==> flow/design.v <==
module jk_encoder (
    input reset, clk48,
    input bit_in,
    input last_bit,
    output bit_ack,
    output dp, dn,
    output done
);
typedef enum logic[1:0] {SYNC, PAYLOAD, EOP, COMPLETE} EncoderState;
EncoderState encoder_state;
typedef enum logic[1:0] {WRITE_IDLE, WRITE_SE0, WRITE_J, WRITE_K} OutputState;
OutputState output_state;
OutputState output_state_next;
assign bit_ack = encoder_state == PAYLOAD &&
                 write_counter == 1 &&
                 should_bitstuff == 0 ? 1 : 0;
assign dp = output_state == WRITE_IDLE ? 1 :
            output_state == WRITE_SE0 ? 0 :
            output_state == WRITE_J ? 1 : 0;
assign dn = output_state == WRITE_IDLE ? 0 :
            output_state == WRITE_SE0 ? 0 :
            output_state == WRITE_J ? 0 : 1;
assign done = encoder_state == COMPLETE;
localparam WRITE_COUNT = 3;
logic [1:0]write_counter;
always_ff @(posedge clk48) begin
    if (reset)
        write_counter <= 'd0;
    else
        case (encoder_state)
            COMPLETE:
                write_counter <= 0;
            SYNC, PAYLOAD, EOP:
                if (write_counter == WRITE_COUNT)
                    write_counter <= 0;
                else
                    write_counter <= write_counter + 1;
        endcase
end
always_ff @(posedge clk48) begin
    if (reset)
        output_state <= WRITE_IDLE;
    else
        output_state <= output_state_next;
end
localparam SYNC_COUNT = 7;
logic [3:0] sync_counter;
always_ff @(posedge clk48) begin
    if (reset)
        sync_counter <= 0;
    else
        case (encoder_state)
            PAYLOAD, EOP, COMPLETE:
                sync_counter <= 0;
            SYNC:
                if (write_counter == WRITE_COUNT)
                    sync_counter <= sync_counter + 1;
                else
                    sync_counter <= sync_counter;
        endcase
end
localparam EOP_COUNT = 3;
logic [1:0] eop_counter;
always_ff @(posedge clk48) begin
    if (reset)
        eop_counter <= 0;
    else
        case (encoder_state)
            SYNC, PAYLOAD, COMPLETE:
                eop_counter <= 0;
            EOP:
                if (write_counter == WRITE_COUNT)
                    eop_counter <= eop_counter + 1;
                else
                    eop_counter <= eop_counter;
        endcase
end
localparam STUFFING_COUNT = 6;
logic [2:0] stuffing_counter;
always_ff @(posedge clk48) begin
    if (reset)
        stuffing_counter <= 0;
    else
        case (encoder_state)
            COMPLETE:
                stuffing_counter <= 0;
            SYNC, PAYLOAD:
                if (write_counter == 0)
                    if (output_state_next == one_val)
                        stuffing_counter <= stuffing_counter + 1;
                    else
                        stuffing_counter <= 0;
                else
                    stuffing_counter <= stuffing_counter;
            EOP:
                stuffing_counter <= 0;
        endcase
end
logic should_bitstuff;
assign should_bitstuff = stuffing_counter == STUFFING_COUNT;
OutputState one_val;
OutputState zero_val;
assign one_val = output_state;
assign zero_val = output_state == WRITE_J ? WRITE_K : WRITE_J;
always_comb begin
    if (reset)
        output_state_next = WRITE_IDLE;
    else
        case (encoder_state)
            SYNC:
                if (write_counter == 0)
                    case (sync_counter)
                        0, 2, 4, 6, 7:
                            output_state_next = WRITE_K;
                        default:
                            output_state_next = WRITE_J;
                    endcase
                else
                    output_state_next = output_state;
            PAYLOAD:
                if (write_counter == 0)
                    if (should_bitstuff)
                        output_state_next = zero_val;
                    else
                        output_state_next = bit_in == 0 ? zero_val : one_val;
                else
                    output_state_next = output_state;
            EOP:
                if (write_counter == 0)
                    case (eop_counter)
                        0, 1:
                            output_state_next = WRITE_SE0;
                        default:
                            output_state_next = WRITE_J;
                    endcase
                else
                    output_state_next = output_state;
            COMPLETE:
                 output_state_next = WRITE_J;
        endcase
end
logic last_payload;
always_ff @(posedge clk48) begin
    if (reset)
        last_payload <= 0;
    else
        if (encoder_state == PAYLOAD)
            if (write_counter == WRITE_COUNT &&
                last_bit == 1)
                last_payload <= 1;
            else
                last_payload <= last_payload;
        else
            last_payload <= 0;
end
always_ff @(posedge clk48) begin
    if (reset)
        encoder_state <= SYNC;
    else
        case (encoder_state)
            SYNC:
                encoder_state <=
                    sync_counter == SYNC_COUNT &&
                    write_counter == WRITE_COUNT ? PAYLOAD :
                                                   SYNC;
            PAYLOAD:
                encoder_state <=
                    write_counter == WRITE_COUNT &&
                    should_bitstuff == 0 &&
                    last_payload == 1 ? EOP :
                                        PAYLOAD;
            EOP:
                encoder_state <=
                    eop_counter == EOP_COUNT ? COMPLETE :
                                               EOP;
            COMPLETE:
                encoder_state <= COMPLETE;
        endcase
end
endmodule
======== Tool chain data of jk_encoder ========
What the tools print for jk_encoder, step after step.
Lines are those of the file above, counted from 1.
Cell names lack the library's common part.
Not given: --
inputs
  top ..................................... jk_encoder
  clock input ............................. clk48
  cell library ............................ sky130hd
  library corner .......................... tt_025C_1v80

======== Word-level counts ========
Counts by Yosys on the flattened word-level netlist (proc, flatten, opt, wreduce; memories kept). Register bits leave out memories and registers merged into their read ports (data or address). Print and check cells are left out.
storage and ports
  bits of input ports ..................... 4
  output and inout bits ................... 4
  bits in registers ....................... 16
  cells after elaboration ................. 80
operators by class
  bitwise logic cells ..................... 2
  eq/ne operators ......................... 18
  reductions and logical operators ........ 19
  muxes and demuxes ....................... 30
  add/sub/neg operators ................... 4
operators with widths
  operator                                                  count
  2-bit 2-to-1 mux                                          10
  2-bit parallel mux with 4-bit select                      2
  4-bit by 3-bit == test with 1-bit output with constant B  3
  1-bit 2-to-1 mux                                          11
  2-bit == test with constant B                             5
  3-bit OR reduction                                        3
  2-bit by 1-bit == test with 1-bit output with constant B  4
  2-bit logical NOT                                         4
  2-bit OR reduction                                        4
  4-bit parallel mux with 2-bit select                      1
  2-bit parallel mux with 2-bit select                      2
  1-bit logical AND                                         6
  2-bit != test with constant B                             3
  3-bit parallel mux with 2-bit select                      1
  3-bit 2-to-1 mux                                          2
  5-bit OR reduction                                        1
  2-bit by 1-bit adder with 2-bit output with constant B    2
  4-bit by 1-bit adder with 4-bit output with constant B    1
  4-bit by 2-bit == test with 1-bit output with constant B  1
  4-bit logical NOT                                         1
  4-bit 2-to-1 mux                                          1
  3-bit by 1-bit adder with 3-bit output with constant B    1
  3-bit == test with constant B                             1
  1-bit inverter                                            2
  2-bit == test                                             1

======== Logic depth ========
Depth = most cells in a row (Yosys ltp): at word level without a register or memory, in the mapped netlist without a sequential cell, where the memories' decode and read muxes count.
depth
  depth after elaboration ................. 11
  ABC_AREA ................................ 0
  mapped depth ............................ 7
  mapped depth without buffers ............ 7

======== Mapped cells and area ========
The flow's flattened synthesis, as Yosys stat reports it; memories are mapped. The netlist is that of the ABC_AREA named above (0 if unset); the other value can give another one.
The area totals of this step are shown rounded.
cells by type
  cell type  count  area in all (µm²)
  dfxtp_1    18     360.346
  ha_1       11     137.632
  nor2_1     14     52.55
  a21oi_1    10     50.048
  inv_1      10     37.536
  nand2b_1   5      31.28
  nand4_1    5      31.28
  nor3b_1    4      30.029
  o21ai_0    6      30.029
  nand2_1    6      22.522
  or4_1      3      22.522
  mux2i_1    2      20.019
  nand4b_1   2      17.517
  xnor2_1    2      17.517
  xor2_1     2      17.517
  o21ba_4    1      16.266
  a21o_1     2      15.014
  buf_2      3      15.014
Not listed: further types 18, cells in them 21.
mapped netlist
  cells in the netlist .................... 127
  sequential part of the area ............. 360 µm²
  mapped flip-flops ....................... 18
  synthesis area .......................... 1080 µm²
  buffers ................................. 6

======== Timing after synthesis ========
OpenSTA on the mapped netlist: ideal clock, no wires. The path of least setup slack (recovery checks aside). Input and output delay are each 20% of the period. Register names are those of the netlist, which keeps one name where synthesis merged equal registers.
path post-synthesis
  path type ............................... reg-to-reg
  from .................................... reg stuffing_counter[0]
  to ...................................... reg stuffing_counter[0]
  required time ........................... 1.560 ns
  stages on the path ...................... 8
  delay of the path ....................... 1.713 ns
  setup slack ............................. -0.082 ns
  buffers on the path ..................... 0
  arrival time ............................ 1.643 ns
  clock period ............................ 1.63 ns
  launch time at the first pin ............ 0.000 ns
  setup time .............................. 0.070 ns
  synthesis period reached ................ 1.712 ns
"delay of the path" is the arrival time less input delay plus setup time.
"stages on the path" counts driving pins, that of a launching flip-flop among them; a cell with two outputs on the path counts twice.
"synthesis period reached" is the clock period less the worst setup slack; recovery checks do not enter. This is arithmetic on one report: input and output delays are still those of the set period (20% each).
Between the ends stands the longest chain of elaborated cells between them, by number of cells; it is not shown to be the way that was timed. Of several equally long chains one is given.
A line is the first line of the expression or statement that the cell stems from. Yosys adds cells for indexed reads and writes and turns some case tables into memories.
A register here has more assigning lines than the two given.
on the way, post-synthesis
  cell sequence ........................... dfxtp_1 -> inv_1 -> ha_1 -> a21bo_2 -> nand4_1 -> nand4_1 -> or4_1 -> a21oi_1
  length of the longest elaborated chain .. 9
  elaborated cells on any way between the ends .. 10
  source lines of those cells ............. 9
  classes of those cells .................. 1 x add/sub; 2 x eq/ne; 7 x mux
ends and longest elaborated chain, post-synthesis
  item                                  RTL line  text
  start, declared                       79        logic [2:0] stuffing_counter;
  start, assigned                       90        stuffing_counter <= stuffing_counter + 1;
  start, assigned                       94        stuffing_counter <= stuffing_counter;
  3-bit == test                         100
  2-bit 2-to-1 mux                      122
  2-bit 2-to-1 mux                      121       if (write_counter == 0)
  2-bit parallel mux with 4-bit select  109       case (encoder_state)
  2-bit 2-to-1 mux                      106       if (reset)
  2-bit == test                         89        if (output_state_next == one_val)
  3-bit 2-to-1 mux                      89
  3-bit 2-to-1 mux                      88        if (write_counter == 0)
  3-bit parallel mux with 2-bit select  84        case (encoder_state)
  end, assigned                         90
  end, assigned                         94
  end, declared                         79

======== Path in the finished layout ========
From the final timing report of record 1: the path of least setup slack in the routed layout; clock arrival at registers is part of the times.
path after layout
  path type ............................... reg-to-output
  from .................................... reg output_state[1]
  to ...................................... out dn
  output delay ............................ 0.42 ns
  stages on the path ...................... 3
  clock period ............................ 2.09 ns
  required time ........................... 1.67 ns
  arrival time ............................ 1.45 ns
  launch time at the first pin ............ 0.27 ns
  buffers on the path ..................... 1
  setup slack ............................. 0.22 ns
Between the ends stands the longest chain of elaborated cells between them, by number of cells; it is not shown to be the way that was timed. Of several equally long chains one is given.
on the way, after layout
  cell sequence ........................... dfxtp_1 -> and2_1 -> clkdlybuf4s50_1
  length of the longest elaborated chain .. 4
  elaborated cells on any way between the ends .. 6
  classes of those cells .................. 2 x eq/ne; 3 x mux; 1 x reduce/logical
ends and longest elaborated chain, after layout
  item              RTL line  text
  start, declared   12        OutputState output_state;
  start, assigned   42        output_state <= WRITE_IDLE;
  start, assigned   44        output_state <= output_state_next;
  2-bit == test     22        output_state == WRITE_J ? 0 : 1;
  1-bit 2-to-1 mux  22
  1-bit 2-to-1 mux  21        output_state == WRITE_SE0 ? 0 :
  1-bit 2-to-1 mux  20        assign dn = output_state == WRITE_IDLE ? 0 :
  end, declared     6         output dp, dn,

Design jk_encoder on sky130hd. What follows are 2 stored runs of the flow, each under its own settings; their order means nothing. The constraints put input and output delay at 20% of the set period each and load the outputs with 0.01 pF.
"reached clock period" = clock period - worst setup slack. The figure is calculated, with input and output delays left at 20% of the set period.
"time of the worst setup path" = time allowed to the worst setup path (clock period - input delay - output delay, where it has them) - its slack; a late launch clock adds to it, a late capture clock takes from it.
"total design power": no workload was simulated; the value follows from the tool's default switching activity.
Measured values are rounded.

======== record 1 ========
==> flow/run.sh <==
#!/bin/bash
# the make line also repeats the synthesis and layout settings of config.mk as NAME=value (left out here)
make -C /OpenROAD-flow-scripts/flow DESIGN_CONFIG=/design/flow/config.mk WORK_HOME=/design/flow/orfs CLKGATE_MAP_FILE= finish
==> flow/config.mk <==
export PLATFORM = sky130hd
export DESIGN_NAME = jk_encoder
export DESIGN_NICKNAME = jk_encoder
export VERILOG_FILES = /design/flow/design.v
export SDC_FILE = /design/flow/constraint.sdc
export NUM_CORES = 4
export LEC_CHECK = 0
export CAP_MARGIN = 20
export CELL_PAD_IN_SITES_DETAIL_PLACEMENT = 1
export CORE_MARGIN = 2
export CORE_UTILIZATION = 24
export CTS_CLUSTER_DIAMETER = 206
export GPL_ROUTABILITY_DRIVEN = 0
export MIN_ROUTING_LAYER = met2
export PLACE_DENSITY_LB_ADDON = 0.08
export SETUP_SLACK_MARGIN = 0.17
export SLEW_MARGIN = 20
export TNS_END_PERCENT = 60
==> flow/constraint.sdc <==
create_clock -name core_clock -period 2.09 [get_ports {clk48}]
set_input_delay 0.4180 -clock core_clock [delete_from_list [all_inputs] [get_ports {clk48}]]
set_output_delay 0.4180 -clock core_clock [all_outputs]
set_load 0.01 [all_outputs]

-------- measured, record 1 --------
  reached clock period .................... 1.869 ns
  worst setup slack after layout .......... 0.221 ns
  standard-cell area after routing ........ 1330 µm²
  area of the die ......................... 5070 µm²
  worst hold slack in the final report .... 0.447 ns
  chip area after synthesis (Yosys) ....... 1080 µm²
  post-route setup TNS .................... 0.000 ns
  time of the worst setup path ............ 1.45 ns
  kind of the worst setup path ............ reg-to-output
  total design power ...................... 0.876 mW
  post-route utilization .................. 30.4%

======== record 2 ========
==> flow/run.sh <==
#!/bin/bash
# the make line also repeats the synthesis and layout settings of config.mk as NAME=value (left out here)
make -C /OpenROAD-flow-scripts/flow DESIGN_CONFIG=/design/flow/config.mk WORK_HOME=/design/flow/orfs CLKGATE_MAP_FILE= finish
==> flow/config.mk <==
export PLATFORM = sky130hd
export DESIGN_NAME = jk_encoder
export DESIGN_NICKNAME = jk_encoder
export VERILOG_FILES = /design/flow/design.v
export SDC_FILE = /design/flow/constraint.sdc
export NUM_CORES = 4
export LEC_CHECK = 0
export CAP_MARGIN = 40
export CORE_ASPECT_RATIO = 0.66
export CORE_MARGIN = 9
export CORE_UTILIZATION = 16
export CTS_CLUSTER_SIZE = 34
export GPL_TIMING_DRIVEN = 1
export MIN_ROUTING_LAYER = met2
export PLACE_DENSITY_LB_ADDON = 0.27
export SETUP_SLACK_MARGIN = -0.13
export SLEW_MARGIN = 30
==> flow/constraint.sdc <==
create_clock -name core_clock -period 1.28 [get_ports {clk48}]
set_input_delay 0.2560 -clock core_clock [delete_from_list [all_inputs] [get_ports {clk48}]]
set_output_delay 0.2560 -clock core_clock [all_outputs]
set_load 0.01 [all_outputs]

-------- measured, record 2 --------
  post-route utilization .................. 27.0%
  post-route setup TNS .................... -2.25 ns
  time of the worst setup path ............ 1.73 ns
  kind of the worst setup path ............ reg-to-reg
  reached clock period .................... 1.728 ns
  chip area after synthesis (Yosys) ....... 1080 µm²
  area of the die ......................... 10100 µm²
  total design power ...................... 1.54 mW
  standard-cell area after routing ........ 1700 µm²
  worst setup slack after layout .......... -0.448 ns
  worst hold slack in the final report .... 0.511 ns
